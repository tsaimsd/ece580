==> flow/design.v <==
module hashed_global_branch_predictor #(
    parameter GHR_WIDTH = 8,
    parameter HASH_KEY  = 8'b10111010   
)(
    input  wire              clk,
    input  wire              rst,
    input  wire              predict_request,
    output reg               predicted_taken,
    input  wire              update_enable,
    input  wire              actual_taken
);
    reg [GHR_WIDTH-1:0] ghr;
    reg [1:0] pht [0:(1 << GHR_WIDTH)-1];
    wire [GHR_WIDTH-1:0] index;
    assign index = ghr ^ HASH_KEY;   
    always @(*) begin
        if (predict_request)
            predicted_taken = (pht[index] >= 2);   
        else
            predicted_taken = 1'b0;
    end
    integer i;
    always @(posedge clk or posedge rst) begin
        if (rst) begin
            ghr <= 0;
            for (i = 0; i < (1 << GHR_WIDTH); i = i + 1)
                pht[i] <= 2'b10;   
        end else if (update_enable) begin
            if (actual_taken) begin
                if (pht[index] < 2'b11)
                    pht[index] <= pht[index] + 1;
            end else begin
                if (pht[index] > 2'b00)
                    pht[index] <= pht[index] - 1;
            end
            ghr <= {ghr[GHR_WIDTH-2:0], actual_taken};
        end
    end
endmodule
From RTL to reports: hashed_global_branch_predictor
The steps from the RTL of hashed_global_branch_predictor to its reports follow in flow order.
Lines are those of the file above, counted from 1.
Cell names lack the library's common part.
{ "design": {"top": "hashed_global_branch_predictor", "clk_port": "clk", "lib": "sky130hd", "pvt_corner": "tt_025C_1v80"} }

Word level
Yosys after proc, flatten, opt, wreduce and memory -nomap, before mapping. Print and check cells are not counted. Equal cells are merged and count once.
{ "bits": {"register_bits": 520, "input_bits": 5, "out_inout_bits": 1, "word_cells": 2070} }
{ "classes": {"addsub": 2, "cmp": 3, "n_eq": 256, "mux": 1293, "n_logic": 1, "n_reduce_logical": 258} }
{ "ops": {"columns": ["op", "count"], "rows": [
  ["2-bit two-way mux", 1291],
  ["4-bit AND reduction", 256],
  ["8-bit equality test (second input constant)", 128],
  ["8-bit by 7-bit equality test with 1-bit output (second input constant)", 64],
  ["2-bit parallel mux with 256-bit select", 1],
  ["8-bit by 6-bit equality test with 1-bit output (second input constant)", 32],
  ["8-bit by 5-bit equality test with 1-bit output (second input constant)", 16],
  ["8-bit by 4-bit equality test with 1-bit output (second input constant)", 8],
  ["8-bit by 3-bit equality test with 1-bit output (second input constant)", 4],
  ["8-bit by 2-bit equality test with 1-bit output (second input constant)", 2],
  ["8-bit by 1-bit equality test with 1-bit output (second input constant)", 1],
  ["8-bit zero test", 1],
  ["5-bit NOT", 1],
  ["2-bit by 1-bit adder with 2-bit output (second input constant)", 1],
  ["2-bit by 1-bit subtractor with 2-bit output (second input constant)", 1],
  ["2-bit by 1-bit greater-than comparator with 1-bit output (second input constant)", 1],
  ["2-bit by 1-bit inequality test with 1-bit output (second input constant)", 1],
  ["2-bit greater-or-equal comparator (second input constant)", 1],
  ["2-bit less-than comparator (second input constant)", 1],
  ["2-bit nonzero test", 1],
  ["1-bit two-way mux", 1]
]} }

Logic depth
Depth = most cells in a row (Yosys ltp): at word level without a register or memory, in the mapped netlist without a sequential cell, where the memories' decode and read muxes count.
{ "depth": {"ltp_word": 13, "abc_area": 1, "mapped_depth": 24, "mapped_depth_nobuf": 21} }

Netlist
Yosys stat after the flow's synthesis: flattened, memories mapped to cells. It holds for the ABC_AREA given above (unset counts as 0); a run with the other value may have another netlist.
{ "synth_totals": {"mapped_cells": 4430, "area_um2": 29140.4, "seqArea_um2": 13332.8, "ffs": 520, "buffers": 227} }
{ "types": {"columns": ["cell_type", "count"], "rows": [
  ["nand2_1", 2087],
  ["dfstp_2", 256],
  ["dfrtp_1", 264],
  ["nor2_1", 787],
  ["o21ai_0", 528],
  ["nand3_1", 212],
  ["buf_2", 102],
  ["clkbuf_1", 92],
  ["inv_1", 43],
  ["nand4_1", 19],
  ["buf_1", 26],
  ["clkbuf_2", 5],
  ["buf_4", 2],
  ["nor3_1", 2],
  ["nand3b_1", 1],
  ["nor3b_1", 1],
  ["o21bai_1", 1],
  ["a21oi_1", 1],
  ["o21ai_1", 1]
]} }

Worst setup path after synthesis
OpenSTA on the mapped netlist: ideal clock, no wires. The path of least setup slack (recovery checks aside). Input and output delay are each 20% of the period. Register names are those of the netlist, which keeps one name where synthesis merged equal registers.
{ "synth_path": {"kind": "register to register", "start": "reg ghr[3]", "end": "reg pht[34][0]", "tclk_ps": 3770, "arrival_ps": 2656, "slack_ps": 991, "path_delay_ps": 2779, "driving_pins": 23, "path_buffers": 4, "period_less_setup_slack_ps": 2779} }
"path_delay_ps" = arrival - input delay + setup time.
"driving_pins" counts driving pins, that of a launching flip-flop among them; a cell with two outputs on the path counts twice.
"period_less_setup_slack_ps" is the clock period less the worst setup slack; recovery checks do not enter. This is arithmetic on one report: input and output delays are still those of the set period (20% each).
The rows between start and end are the longest chain of elaborated cells between them; the timing report does not say that the signal goes this way. Where chains are equally long, one stands for them.
A line is the first line of the expression or statement that the cell stems from. Yosys adds cells for indexed reads and writes and turns some case tables into memories.
At most two assigning lines are given for a register; there are more.
{ "synth_between": {"path_cell_list": "dfrtp_1 > nand2_1 > inv_1 > nand2_1 > buf_2 > nor2_1 > nand2_1 > nand2_1 > nor2_1 > nand2_1 > nor2_1 > nand2_1 > nor3_1 > nand2_1 > nand2_1 > nand3_1 > nand2_1 > buf_2 > buf_2 > buf_2 > nor2_1 > nand2_1 > nand2_1", "elab_chain_len": 13, "cone_cells": 280} }
{ "synth_lines": {"columns": ["element", "line_no", "source"], "rows": [
  ["start: declaration", 12, "reg [GHR_WIDTH-1:0] ghr;"],
  ["start: assignment", 25, "ghr <= 0;"],
  ["start: assignment", 36, "ghr <= {ghr[GHR_WIDTH-2:0], actual_taken};"],
  ["5-bit NOT", null, null],
  ["8-bit equality test", 33, "if (pht[index] > 2'b00)"],
  ["2-bit parallel mux with 256-bit select", 33, null],
  ["2-bit two-way mux", 29, "if (actual_taken) begin"],
  ["2-bit two-way mux", 28, "end else if (update_enable) begin"],
  ["2-bit by 1-bit greater-than comparator with 1-bit output", 33, null],
  ["2-bit two-way mux", 33, null],
  ["2-bit two-way mux", 29, null],
  ["2-bit two-way mux", 28, null],
  ["2-bit by 1-bit subtractor with 2-bit output", 34, "pht[index] <= pht[index] - 1;"],
  ["2-bit two-way mux", 34, null],
  ["2-bit two-way mux", 33, null],
  ["2-bit two-way mux", 29, null],
  ["end: assignment", 31, "pht[index] <= pht[index] + 1;"],
  ["end: assignment", 34, null],
  ["end: declaration", 13, "reg [1:0] pht [0:(1 << GHR_WIDTH)-1];"]
]} }

Worst path after layout
From the final timing report of job 1: the path of least setup slack in the routed layout; clock arrival at registers is part of the times.
The path's times are printed in steps of 10 ps; the period is the one set.
{ "layout_path": {"kind": "register to output", "start": "reg ghr[3]", "end": "out predicted_taken", "tclk_ps": 5430, "out_delay_ps": 1090, "arrival_ps": 3790, "slack_ps": 550, "driving_pins": 16, "path_buffers": 2} }
The rows between start and end are the longest chain of elaborated cells between them; the timing report does not say that the signal goes this way. Where chains are equally long, one stands for them.
{ "layout_between": {"path_cell_list": "dfrtp_1 > nor2_2 > nand2_4 > buf_4 > nor2_1 > nand2_1 > nand2_1 > nor2_1 > nand2_1 > nor2_1 > nand2_1 > nor2_1 > nand3_1 > o21bai_4 > nor2_1 > clkdlybuf4s50_1", "elab_chain_len": 6, "cone_cells": 261} }
{ "layout_lines": {"columns": ["element", "line_no", "source"], "rows": [
  ["start: declaration", 12, "reg [GHR_WIDTH-1:0] ghr;"],
  ["start: assignment", 25, "ghr <= 0;"],
  ["start: assignment", 36, "ghr <= {ghr[GHR_WIDTH-2:0], actual_taken};"],
  ["5-bit NOT", null, null],
  ["8-bit equality test", 18, "predicted_taken = (pht[index] >= 2);"],
  ["2-bit parallel mux with 256-bit select", 18, null],
  ["2-bit two-way mux", 17, "if (predict_request)"],
  ["2-bit greater-or-equal comparator", 18, null],
  ["1-bit two-way mux", 17, null],
  ["end: declaration", 8, "output reg               predicted_taken,"]
]} }

Appendix: measured runs

Below are 2 stored runs of the flow (Yosys, OpenROAD; platform sky130hd) on hashed_global_branch_predictor, each with its settings and what was measured, unordered. Constraints: input delay and output delay 20% of the set period each, output load 0.01 pF.
"timing.achieved_period_ps" is the run's clock period less its worst setup slack. It is reckoned from that one timing run; input and output delays stay at 20% of the period that was set.
By "timing.worst_path_ps" is meant the share of the clock period that the worst setup path is allowed (20% is reserved at inputs, 20% at outputs), minus its slack. Clock arrival times at its registers enter into it.
"power_uw": no workload was simulated; the value follows from the tool's default switching activity.
"timing.worst_path_ps" is given in steps of 10 ps.

Job 1
==> flow/run.sh <==
#!/bin/bash
# the make line also repeats the synthesis and layout settings of config.mk as NAME=value (left out here)
make -C /OpenROAD-flow-scripts/flow DESIGN_CONFIG=/design/flow/config.mk WORK_HOME=/design/flow/orfs CLKGATE_MAP_FILE= finish
==> flow/config.mk <==
export PLATFORM = sky130hd
export DESIGN_NAME = hashed_global_branch_predictor
export DESIGN_NICKNAME = hashed_global_branch_predictor
export VERILOG_FILES = /design/flow/design.v
export SDC_FILE = /design/flow/constraint.sdc
export NUM_CORES = 4
export LEC_CHECK = 0
export ABC_AREA = 1
export CAP_MARGIN = 20
export CELL_PAD_IN_SITES_DETAIL_PLACEMENT = 0
export CORE_ASPECT_RATIO = 1.0
export CORE_MARGIN = 7
export CORE_UTILIZATION = 47
export GPL_ROUTABILITY_DRIVEN = 1
export GPL_TIMING_DRIVEN = 1
export HOLD_SLACK_MARGIN = 0.07
export MAX_ROUTING_LAYER = met5
export MIN_ROUTING_LAYER = met1
export PLACE_DENSITY_LB_ADDON = 0.07
export SETUP_SLACK_MARGIN = 0.39
export SLEW_MARGIN = 5
==> flow/constraint.sdc <==
create_clock -name core_clock -period 5.43 [get_ports {clk}]
set_input_delay 1.0860 -clock core_clock [delete_from_list [all_inputs] [get_ports {clk}]]
set_output_delay 1.0860 -clock core_clock [all_outputs]
set_load 0.01 [all_outputs]

==> results of job 1, as JSON <==
{
  "yosys.chip_area_um2": 29140.4,
  "power_uw": 11113,
  "layout_utilization_pct": 52.7,
  "ws_hold_ps": 469,
  "dieArea_um2": 69169.0,
  "ws_setup_ps": 555,
  "setupTns_ps": 0,
  "timing.worst_path_ps": 3790,
  "worst_setup_path_type": "register to output",
  "timing.achieved_period_ps": 4875
}

Job 2
==> flow/run.sh <==
#!/bin/bash
# the make line also repeats the synthesis and layout settings of config.mk as NAME=value (left out here)
make -C /OpenROAD-flow-scripts/flow DESIGN_CONFIG=/design/flow/config.mk WORK_HOME=/design/flow/orfs CLKGATE_MAP_FILE= finish
==> flow/config.mk <==
export PLATFORM = sky130hd
export DESIGN_NAME = hashed_global_branch_predictor
export DESIGN_NICKNAME = hashed_global_branch_predictor
export VERILOG_FILES = /design/flow/design.v
export SDC_FILE = /design/flow/constraint.sdc
export NUM_CORES = 4
export LEC_CHECK = 0
export CAP_MARGIN = 20
export CORE_MARGIN = 2
export CORE_UTILIZATION = 71
export SLEW_MARGIN = 20
==> flow/constraint.sdc <==
create_clock -name core_clock -period 4.21 [get_ports {clk}]
set_input_delay 0.8420 -clock core_clock [delete_from_list [all_inputs] [get_ports {clk}]]
set_output_delay 0.8420 -clock core_clock [all_outputs]
set_load 0.01 [all_outputs]

==> results of job 2, as JSON <==
{
  "outcome": "no final report: routing broke off with GRT-0232"
}
