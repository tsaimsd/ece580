==> flow/design.v <==
module two_bit_branch_predictor #(
    parameter INDEX_WIDTH = 6   
)(
    input  wire                   clk,
    input  wire                   rst,
    input  wire                   predict_request,
    input  wire [INDEX_WIDTH-1:0] pc_index,          
    output reg                    predicted_taken,   
    input  wire                   update_enable,
    input  wire                   actual_taken       
);
    reg [1:0] pht [0:(1 << INDEX_WIDTH) - 1];   
    always @(*) begin
        if (predict_request)
            predicted_taken = (pht[pc_index] >= 2);   
        else
            predicted_taken = 1'b0;
    end
    integer i;
    always @(posedge clk or posedge rst) begin
        if (rst) begin
            for (i = 0; i < (1 << INDEX_WIDTH); i = i + 1)
                pht[i] <= 2'b10;  
        end else if (update_enable) begin
            case (actual_taken)
                1'b1: if (pht[pc_index] < 2'b11) pht[pc_index] <= pht[pc_index] + 1;
                1'b0: if (pht[pc_index] > 2'b00) pht[pc_index] <= pht[pc_index] - 1;
            endcase
        end
    end
endmodule
---- Tool chain data of two_bit_branch_predictor ----
Tool output for the design above, in the order of the flow.
Line numbers count from 1 in the design file above.
Cell names lack the library's common part.
A cell with n/a has no value.
design
  top module .............................. two_bit_branch_predictor
  clock port .............................. clk
  cell library ............................ sky130hd
  timing corner ........................... tt_025C_1v80

---- Word level ----
Yosys after proc, flatten, opt, wreduce and memory -nomap, before mapping. Print and check cells are not counted. Equal cells are merged and count once.
bit counts
  bits in registers ....................... 128
  output and inout bits ................... 1
operators by class
  add/subtract/negate cells ............... 2
  $lt $le $gt $ge ......................... 3
  equality and inequality tests ........... 193
  muxes and demuxes ....................... 333
  bitwise operators ....................... 1
  reduce/logical cells .................... 65
operator list
  operator                                             number
  two-way mux 2 bit                                    267
  AND reduction 5 bit                                  64
  != test 2 x 1 -> 1 bit (second input constant)       129
  case mux 2 bit (select 2 bit)                        64
  == test 6 bit (second input constant)                32
  case mux 2 bit (select 64 bit)                       1
  == test 6 x 5 -> 1 bit (second input constant)       16
  == test 6 x 4 -> 1 bit (second input constant)       8
  == test 6 x 3 -> 1 bit (second input constant)       4
  == test 6 x 2 -> 1 bit (second input constant)       2
  == test 6 x 1 -> 1 bit (second input constant)       1
  logical NOT 6 bit                                    1
  adder 2 x 1 -> 2 bit (second input constant)         1
  subtractor 2 x 1 -> 2 bit (second input constant)    1
  > comparator 2 x 1 -> 1 bit (second input constant)  1
  >= comparator 2 bit (second input constant)          1
  less-than comparator 2 bit (second input constant)   1
  != test 2 bit (second input constant)                1
  inverter 1 bit                                       1
  two-way mux 1 bit                                    1

---- Logic depth ----
Yosys ltp: most cells in a row. Word level: on the elaborated netlist, between registers, memories and ports. Mapped: between sequential cells and ports; inverters and the memories' decode and read muxes count.
depth
  depth in word-level cells ............... 12
  ABC_AREA ................................ 0
  depth in mapped cells ................... 15
  depth with buffers taken out ............ 9

---- Synthesis result ----
Source: synth_stat.txt of the flow (Yosys; design flattened, memories mapped). It holds for the ABC_AREA given above (unset counts as 0); a run with the other value may have another netlist.
cells by type
  cell type  number
  dfstp_2    64
  dfrtp_1    64
  mux2_2     128
  a211oi_1   39
  mux2i_1    13
  a211oi_2   10
  clkbuf_1   31
  buf_2      23
  nand2_1    30
  o211ai_1   13
  a32oi_1    11
  nand4_1    15
  mux2_1     8
  nor2b_1    14
  nand3_1    16
  a22oi_1    10
  nor4bb_1   5
  a21oi_1    8
Other cell types: 51; their cells: 126.
synthesis totals
  cell count .............................. 628
  chip area (Yosys) ....................... 7252.0 µm²
  area of sequential cells ................ 3283.1 µm²
  flip-flop cells ......................... 128
  buffer cells ............................ 64

---- Worst setup path after synthesis ----
Path of least setup slack by OpenSTA after synthesis, without wires, with an ideal clock, recovery checks aside; 20% of the period is set as input and as output delay. Where synthesis merged equal registers, the netlist keeps one of their names.
path post-synthesis
  path type ............................... input to register
  start point ............................. input pc_index[1]
  end point ............................... register pht[53][0]
  period .................................. 3.98 ns
  external input delay .................... 0.796 ns
  library setup time ...................... 0.125 ns
  data arrival time ....................... 3.611 ns
  setup slack ............................. 0.245 ns
  path delay .............................. 2.940 ns
  driving pins on the path ................ 14
  path buffers ............................ 5
  period reached after synthesis .......... 3.735 ns
"path delay" = arrival - input delay + setup time.
"driving pins on the path": output pins that drive a net of the path, with the launching flip-flop's if there is one; two outputs of one cell count as two.
"period reached after synthesis" is the clock period less the worst setup slack; recovery checks do not enter. This is arithmetic on one report: input and output delays are still those of the set period (20% each).
The rows between start and end are the longest chain of elaborated cells between them; the timing report does not say that the signal goes this way. Where chains are equally long, one stands for them.
A line is the first line of the expression or statement that the cell stems from. Yosys adds cells for indexed reads and writes and turns some case tables into memories.
A register here has more assigning lines than the two given.
between the ends, post-synthesis
  path through ............................ buf_2 buf_2 buf_2 mux2i_1 nor4_1 o221ai_1 nand4_1 or4_1 o22ai_1 o21ai_1 buf_2 buf_4 a211oi_2 mux2_2
  cells in the longest elaborated chain ... 12
  elaborated cells on any way between the ends .. 89
  those cells by class .................... add/sub: 2; compare: 2; eq/ne: 67; mux: 16; reduce/logical: 2
RTL lines, path post-synthesis
  item                            line  source
  start, declared                 7     input  wire [INDEX_WIDTH-1:0] pc_index,
  == test 6 bit                   27    1'b0: if (pht[pc_index] > 2'b00) pht[pc_index] <= pht[pc_index] - 1;
  case mux 2 bit (select 64 bit)  27
  two-way mux 2 bit               25    case (actual_taken)
  two-way mux 2 bit               24    end else if (update_enable) begin
  > comparator 2 x 1 -> 1 bit     27
  two-way mux 2 bit               27
  two-way mux 2 bit               25
  two-way mux 2 bit               24
  subtractor 2 x 1 -> 2 bit       27
  two-way mux 2 bit (2 in a row)  27
  case mux 2 bit (select 2 bit)   25
  end, assigned                   26    1'b1: if (pht[pc_index] < 2'b11) pht[pc_index] <= pht[pc_index] + 1;
  end, assigned                   27
  end, declared                   12    reg [1:0] pht [0:(1 << INDEX_WIDTH) - 1];

---- Timing after layout ----
From the final timing report of record 1: the path of least setup slack in the routed layout; clock arrival at registers is part of the times.
path after layout
  path type ............................... input to output
  start point ............................. input pc_index[0]
  end point ............................... output predicted_taken
  period .................................. 4.53 ns
  external input delay .................... 0.91 ns
  output delay ............................ 0.91 ns
  data arrival time ....................... 2.99 ns
  setup slack ............................. 0.63 ns
  driving pins on the path ................ 10
  path buffers ............................ 3
The rows between start and end are the longest chain of elaborated cells between them; the timing report does not say that the signal goes this way. Where chains are equally long, one stands for them.
between the ends, after layout
  path through ............................ buf_6 buf_4 mux2i_1 nor2_1 o221ai_1 nand4_1 or4_4 o22a_4 and2_4 buf_6
  cells in the longest elaborated chain ... 5
  elaborated cells on any way between the ends .. 68
  those cells by class .................... compare: 1; eq/ne: 63; mux: 3; reduce/logical: 1
RTL lines, path after layout
  item                            line  source
  start, declared                 7     input  wire [INDEX_WIDTH-1:0] pc_index,
  == test 6 bit                   15    predicted_taken = (pht[pc_index] >= 2);
  case mux 2 bit (select 64 bit)  15
  two-way mux 2 bit               14    if (predict_request)
  >= comparator 2 bit             15
  two-way mux 1 bit               14
  end, declared                   8     output reg                    predicted_taken,

Lab notebook: two_bit_branch_predictor

Below are 2 stored runs of the flow (Yosys, OpenROAD; platform sky130hd) on two_bit_branch_predictor, each with its settings and what was measured, unordered. Constraints: input delay and output delay 20% of the set period each, output load 0.01 pF.
"achieved clock period (ns)": clock period set for the run, less the worst setup slack. It is reckoned from that one timing run; input and output delays stay at 20% of the period that was set.
"worst setup path time (ns)" is the time allowed to the run's worst setup path (the clock period less input and output delay, where it has them) less its slack. Clock arrival times count: a late capture clock shortens it, a late launch clock lengthens it.
"finish__power__total" rests on the timing tool's default activity at the inputs, not on a simulated workload.

Flow files of record 1
==> flow/run.sh <==
#!/bin/bash
# the make line also repeats the synthesis and layout settings of config.mk as NAME=value (left out here)
make -C /OpenROAD-flow-scripts/flow DESIGN_CONFIG=/design/flow/config.mk WORK_HOME=/design/flow/orfs CLKGATE_MAP_FILE= finish
==> flow/config.mk <==
export PLATFORM = sky130hd
export DESIGN_NAME = two_bit_branch_predictor
export DESIGN_NICKNAME = two_bit_branch_predictor
export VERILOG_FILES = /design/flow/design.v
export SDC_FILE = /design/flow/constraint.sdc
export NUM_CORES = 4
export LEC_CHECK = 0
export CAP_MARGIN = 20
export CORE_MARGIN = 2
export CORE_UTILIZATION = 40
export SETUP_SLACK_MARGIN = 1.3
export SLEW_MARGIN = 20
==> flow/constraint.sdc <==
create_clock -name core_clock -period 4.53 [get_ports {clk}]
set_input_delay 0.9060 -clock core_clock [delete_from_list [all_inputs] [get_ports {clk}]]
set_output_delay 0.9060 -clock core_clock [all_outputs]
set_load 0.01 [all_outputs]

report of record 1
yosys chip area after synthesis (um^2): 7252.0
finish__design__die__area: 19222.4
finish__design__instance__area__stdcell: 11581.1
finish__design__instance__utilization: 0.6469
finish__timing__setup__ws: 0.632
finish__timing__setup__tns: 0.000
finish__timing__hold__ws: 0.509
finish__power__total: 4.147e-03
achieved clock period (ns): 3.898
worst setup path time (ns): 2.09
worst setup path kind: input to output

Flow files of record 2
==> flow/run.sh <==
#!/bin/bash
# the make line also repeats the synthesis and layout settings of config.mk as NAME=value (left out here)
make -C /OpenROAD-flow-scripts/flow DESIGN_CONFIG=/design/flow/config.mk WORK_HOME=/design/flow/orfs CLKGATE_MAP_FILE= finish
==> flow/config.mk <==
export PLATFORM = sky130hd
export DESIGN_NAME = two_bit_branch_predictor
export DESIGN_NICKNAME = two_bit_branch_predictor
export VERILOG_FILES = /design/flow/design.v
export SDC_FILE = /design/flow/constraint.sdc
export NUM_CORES = 4
export LEC_CHECK = 0
export ABC_AREA = 1
export CAP_MARGIN = 25
export CELL_PAD_IN_SITES_DETAIL_PLACEMENT = 1
export CORE_ASPECT_RATIO = 0.76
export CORE_MARGIN = 2
export CORE_UTILIZATION = 36
export CTS_CLUSTER_DIAMETER = 38
export CTS_CLUSTER_SIZE = 24
export MIN_ROUTING_LAYER = met1
export PLACE_DENSITY = 0.52
export SETUP_SLACK_MARGIN = 0.27
export SLEW_MARGIN = 20
export TNS_END_PERCENT = 65
==> flow/constraint.sdc <==
create_clock -name core_clock -period 5.32 [get_ports {clk}]
set_input_delay 1.0640 -clock core_clock [delete_from_list [all_inputs] [get_ports {clk}]]
set_output_delay 1.0640 -clock core_clock [all_outputs]
set_load 0.01 [all_outputs]

report of record 2
yosys chip area after synthesis (um^2): 8220.4
finish__design__die__area: 24070.6
finish__design__instance__area__stdcell: 9180.0
finish__design__instance__utilization: 0.4065
finish__timing__setup__ws: 0.361
finish__timing__setup__tns: 0.000
finish__timing__hold__ws: 0.468
finish__power__total: 3.047e-03
achieved clock period (ns): 4.959
worst setup path time (ns): 2.83
worst setup path kind: input to output
